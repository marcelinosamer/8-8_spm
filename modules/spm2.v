==> flow/design.v <==
`timescale 1ns / 1ps
module spm2 (
    input wire clk,
    input wire rst,
    input wire signed [7:0] x,  
    input wire signed [7:0] y,  
    output reg signed [15:0] prod,  
    output reg done  
);
    reg signed [7:0] x_reg;  
    reg signed [7:0] y_reg;
    reg [7:0] shift_reg_y;
    reg [2:0] count;  
    reg sign;         
    always @(posedge clk or posedge rst) begin
        if (rst) begin
            count <= 0;
            prod <= 0;
            done <= 0;
            shift_reg_y <= 0;
            x_reg <= 0;
            y_reg <= 0;
            sign <= 0;
        end 
        else if (!done) begin
            if (count == 0) begin
                x_reg <= x[7] ? (~x + 1) : x;
                y_reg <= y[7] ? (~y + 1) : y;
                shift_reg_y <= y[7] ? (~y + 1) : y;
                sign <= x[7] ^ y[7];   
                prod <= 0;
                count <= count + 1;
            end 
            else if (count < 7) begin
                if (shift_reg_y[0]) begin
                    prod <= prod + ({{8{x_reg[7]}}, x_reg} << (count - 1));
                end
                shift_reg_y <= {1'b0, shift_reg_y[7:1]};  
                count <= count + 1;
            end 
            else begin
                if (sign)
                    prod <= ~prod + 1;   
                done <= 1;
            end
        end
    end
endmodule
From RTL to reports: spm2 --
Tool output for the design above, in the order of the flow. Line numbers count from 1 in the design file above. Cell names lack the library's common part. The mark n/a stands for no value.
Design: top spm2, clock input clk, cell library sky130hd, timing corner tt_025C_1v80

Elaborated design --
Source: Yosys, flattened and elaborated, memories not mapped. Widths are those after wreduce. Registers that Yosys merges into a memory's read port (data or address) are not register bits. Print and check cells do not count. Equal cells are merged and count once.
Bit counts: register bits after elaboration 37, input bits 18, output and inout bits 17, word-level cells 39
Cells by class: $add $sub $neg 6, order comparisons 1, equality and inequality tests 1, shift operators 1, mux-type cells 13, bitwise logic cells 5, reductions and logical operators 6
Operators with widths (count):
- two-way mux 16 bit | 4
- left shift 16 x 32 -> 16 bit | 1
- two-way mux 8 bit | 4
- adder 16 bit | 1
- adder 16 x 2 -> 16 bit (second input constant) | 1
- inverter 16 bit | 1
- adder 8 x 2 -> 8 bit (second input constant) | 2
- inverter 8 bit | 2
- two-way mux 3 bit | 2
- AND reduction 2 bit | 2
- subtractor 3 x 1 -> 4 bit (second input constant) | 1
- adder 3 x 1 -> 3 bit (second input constant) | 1
- < comparator 3 bit (second input constant) | 1
- inequality test 3 bit (second input constant) | 1
- zero test 3 bit | 1
- AND reduction 3 bit | 1
- nonzero test 3 bit | 1
- two-way mux 1 bit | 3
- nonzero test 2 bit | 1
- XOR 1 bit | 1
- inverter 1 bit | 1

Depth --
Yosys ltp: most cells in a row. Word level: on the elaborated netlist, between registers, memories and ports. Mapped: between sequential cells and ports; inverters and the memories' decode and read muxes count.
Depth: depth in word-level cells 6, ABC_AREA 0, gate-level depth with buffers 17, gate-level depth less buffers 13

After synthesis --
Source: synth_stat.txt of the flow (Yosys; design flattened, memories mapped). It holds for the ABC_AREA given above (unset counts as 0); a run with the other value may have another netlist. Totals and module areas in this step are rounded.
Synthesis totals: mapped cells 425, chip area (Yosys) 3260 µm², area of sequential cells 926 µm², flip-flop cells 37, buffer cells 24
Cells by type (count):
- dfrtp_1 | 37
- ha_1 | 21
- o21ai_0 | 47
- a21oi_1 | 44
- nand2_1 | 46
- nor2_1 | 46
- xnor2_1 | 15
- mux2i_1 | 11
- xor2_1 | 10
- nand3_1 | 14
- clkbuf_1 | 18
- inv_1 | 18
- nor3_1 | 11
- o31ai_1 | 7
- a211oi_1 | 6
- nand2b_1 | 6
- nor2b_1 | 6
- or3_1 | 5
Other cell types: 37; their cells: 57.

Worst setup path after synthesis --
OpenSTA on the mapped netlist: ideal clock, no wires. The path of least setup slack (recovery checks aside). Input and output delay are each 20% of the period. Register names are those of the netlist, which keeps one name where synthesis merged equal registers.
Timing after synthesis: kind flip-flop to flip-flop, start register count[0], end register prod[15], clock period 6430 ps, time at the first pin 0 ps, data arrival time 3480 ps, setup slack 2870 ps, path delay 3559 ps, driving pins on the path 16, path buffers 4, period reached after synthesis 3560 ps
"path delay" = arrival - input delay + setup time. "driving pins on the path" counts driving pins, that of a launching flip-flop among them; a cell with two outputs on the path counts twice. "period reached after synthesis" = period - worst setup slack (recovery checks aside). The figure is calculated, with input and output delays left at 20% of the set period. The rows between start and end are the longest chain of elaborated cells between them; the timing report does not say that the signal goes this way. Where chains are equally long, one stands for them. Each line given opens the expression or statement behind the cell; cells for indexed reads and writes are added by Yosys, which also makes memories of some case tables. At most two assigning lines are given for a register; there are more.
Between the ends, after synthesis: cell sequence dfrtp_1 > buf_2 > buf_1 > inv_1 > ha_1 > xor2_1 > clkbuf_1 > clkbuf_1 > nor2_1 > ha_1 > o211ai_1 > o21a_1 > a2111oi_0 > nor3_1 > xnor2_1 > mux2i_1, length of the longest elaborated chain 6
RTL lines, path after synthesis:
- start, declared | line 13 | reg [2:0] count;
- start, assigned | line 32 | count <= count + 1;
- start, assigned | line 39 | count <= count + 1;
- subtractor 3 x 1 -> 4 bit | line 36 | prod <= prod + ({{8{x_reg[7]}}, x_reg} << (count - 1));
- left shift 16 x 32 -> 16 bit | line 36
- adder 16 bit | line 36
- two-way mux 16 bit | line 35 | if (shift_reg_y[0]) begin
- two-way mux 16 bit | line 34 | else if (count < 7) begin
- two-way mux 16 bit | line 26 | if (count == 0) begin
- end, assigned | line 36
- end, assigned | line 43 | prod <= ~prod + 1;
- end, declared | line 7 | output reg signed [15:0] prod,

Path in the finished layout --
From the final timing report of flow run A: the path of least setup slack in the routed layout; clock arrival at registers is part of the times. The path's times are printed in steps of 10 ps; the period is the one set.
Timing after layout: kind flip-flop to flip-flop, start register count[0], end register prod[15], clock period 6220 ps, time at the first pin 290 ps, data arrival time 4640 ps, setup slack 1800 ps, driving pins on the path 16, path buffers 4
The rows between start and end are the longest chain of elaborated cells between them; the timing report does not say that the signal goes this way. Where chains are equally long, one stands for them. At most two assigning lines are given for a register; there are more.
Between the ends, after layout: cell sequence dfrtp_1 > buf_2 > buf_1 > inv_1 > ha_1 > xor2_1 > clkbuf_1 > clkbuf_1 > nor2_1 > ha_1 > o211ai_1 > o21a_1 > a2111oi_0 > nor3_1 > xnor2_1 > mux2i_1, length of the longest elaborated chain 6
RTL lines, path after layout:
- start, declared | line 13 | reg [2:0] count;
- start, assigned | line 32 | count <= count + 1;
- start, assigned | line 39 | count <= count + 1;
- subtractor 3 x 1 -> 4 bit | line 36 | prod <= prod + ({{8{x_reg[7]}}, x_reg} << (count - 1));
- left shift 16 x 32 -> 16 bit | line 36
- adder 16 bit | line 36
- two-way mux 16 bit | line 35 | if (shift_reg_y[0]) begin
- two-way mux 16 bit | line 34 | else if (count < 7) begin
- two-way mux 16 bit | line 26 | if (count == 0) begin
- end, assigned | line 36
- end, assigned | line 43 | prod <= ~prod + 1;
- end, declared | line 7 | output reg signed [15:0] prod,

Wiki page: spm2 / flow data

spm2 through Yosys and OpenROAD on sky130hd: 2 stored runs, unordered, with their settings and measured results. The constraints put input and output delay at 20% of the set period each and load the outputs with 0.01 pF.
By "clock period achieved" is meant the clock period of the run minus its worst setup slack. This is arithmetic on one report: input and output delays are still those of the set period (20% each).
"worst setup path time" means the part of the period allowed to the worst setup path (the constraints hold back 20% at inputs and 20% at outputs) less its slack; where the path has registers, the arrival times of their clocks count too.
"total power of the final layout" is the tool's figure for a default switching activity; nothing was simulated.
"worst setup path time" is given in steps of 10 ps.
Results are given in rounded form.

[flow run A] flow files
==> flow/run.sh <==
#!/bin/bash
# the make line also repeats the synthesis and layout settings of config.mk as NAME=value (left out here)
make -C /OpenROAD-flow-scripts/flow DESIGN_CONFIG=/design/flow/config.mk WORK_HOME=/design/flow/orfs CLKGATE_MAP_FILE= finish
==> flow/config.mk <==
export PLATFORM = sky130hd
export DESIGN_NAME = spm2
export DESIGN_NICKNAME = spm2
export VERILOG_FILES = /design/flow/design.v
export SDC_FILE = /design/flow/constraint.sdc
export NUM_CORES = 4
export LEC_CHECK = 0
export CAP_MARGIN = 20
export CELL_PAD_IN_SITES_DETAIL_PLACEMENT = 0
export CORE_ASPECT_RATIO = 1.58
export CORE_MARGIN = 2
export CORE_UTILIZATION = 72
export CTS_CLUSTER_DIAMETER = 105
export GPL_ROUTABILITY_DRIVEN = 1
export GPL_TIMING_DRIVEN = 0
export PLACE_DENSITY_LB_ADDON = 0.22
export SLEW_MARGIN = 40
==> flow/constraint.sdc <==
create_clock -name core_clock -period 6.22 [get_ports {clk}]
set_input_delay 1.2440 -clock core_clock [delete_from_list [all_inputs] [get_ports {clk}]]
set_output_delay 1.2440 -clock core_clock [all_outputs]
set_load 0.01 [all_outputs]

[flow run A] result: total power of the final layout 0.0011 W; die area 5100 µm²; clock period achieved 4418 ps; worst hold slack 489 ps; utilization after routing 0.863; chip area in the Yosys report 3260 µm²; std-cell area (final layout) 3730 µm²; worst setup slack after layout 1800 ps; worst setup path time 4420 ps; kind of the worst setup path flip-flop to flip-flop; total negative slack on setup checks 0 ps

[flow run B] flow files
==> flow/run.sh <==
#!/bin/bash
# the make line also repeats the synthesis and layout settings of config.mk as NAME=value (left out here)
make -C /OpenROAD-flow-scripts/flow DESIGN_CONFIG=/design/flow/config.mk WORK_HOME=/design/flow/orfs CLKGATE_MAP_FILE= finish
==> flow/config.mk <==
export PLATFORM = sky130hd
export DESIGN_NAME = spm2
export DESIGN_NICKNAME = spm2
export VERILOG_FILES = /design/flow/design.v
export SDC_FILE = /design/flow/constraint.sdc
export NUM_CORES = 4
export LEC_CHECK = 0
export ABC_AREA = 0
export CAP_MARGIN = 20
export CORE_MARGIN = 2
export CORE_UTILIZATION = 49
export GPL_ROUTABILITY_DRIVEN = 0
export GPL_TIMING_DRIVEN = 0
export PLACE_DENSITY = 0.87
export SLEW_MARGIN = 20
==> flow/constraint.sdc <==
create_clock -name core_clock -period 2.59 [get_ports {clk}]
set_input_delay 0.5180 -clock core_clock [delete_from_list [all_inputs] [get_ports {clk}]]
set_output_delay 0.5180 -clock core_clock [all_outputs]
set_load 0.01 [all_outputs]

[flow run B] result: utilization after routing 0.705; clock period achieved 3171 ps; total negative slack on setup checks -5300 ps; total power of the final layout 0.00332 W; worst hold slack 497 ps; worst setup path time 3170 ps; kind of the worst setup path flip-flop to flip-flop; worst setup slack after layout -581 ps; chip area in the Yosys report 3260 µm²; die area 7330 µm²; std-cell area (final layout) 4500 µm²
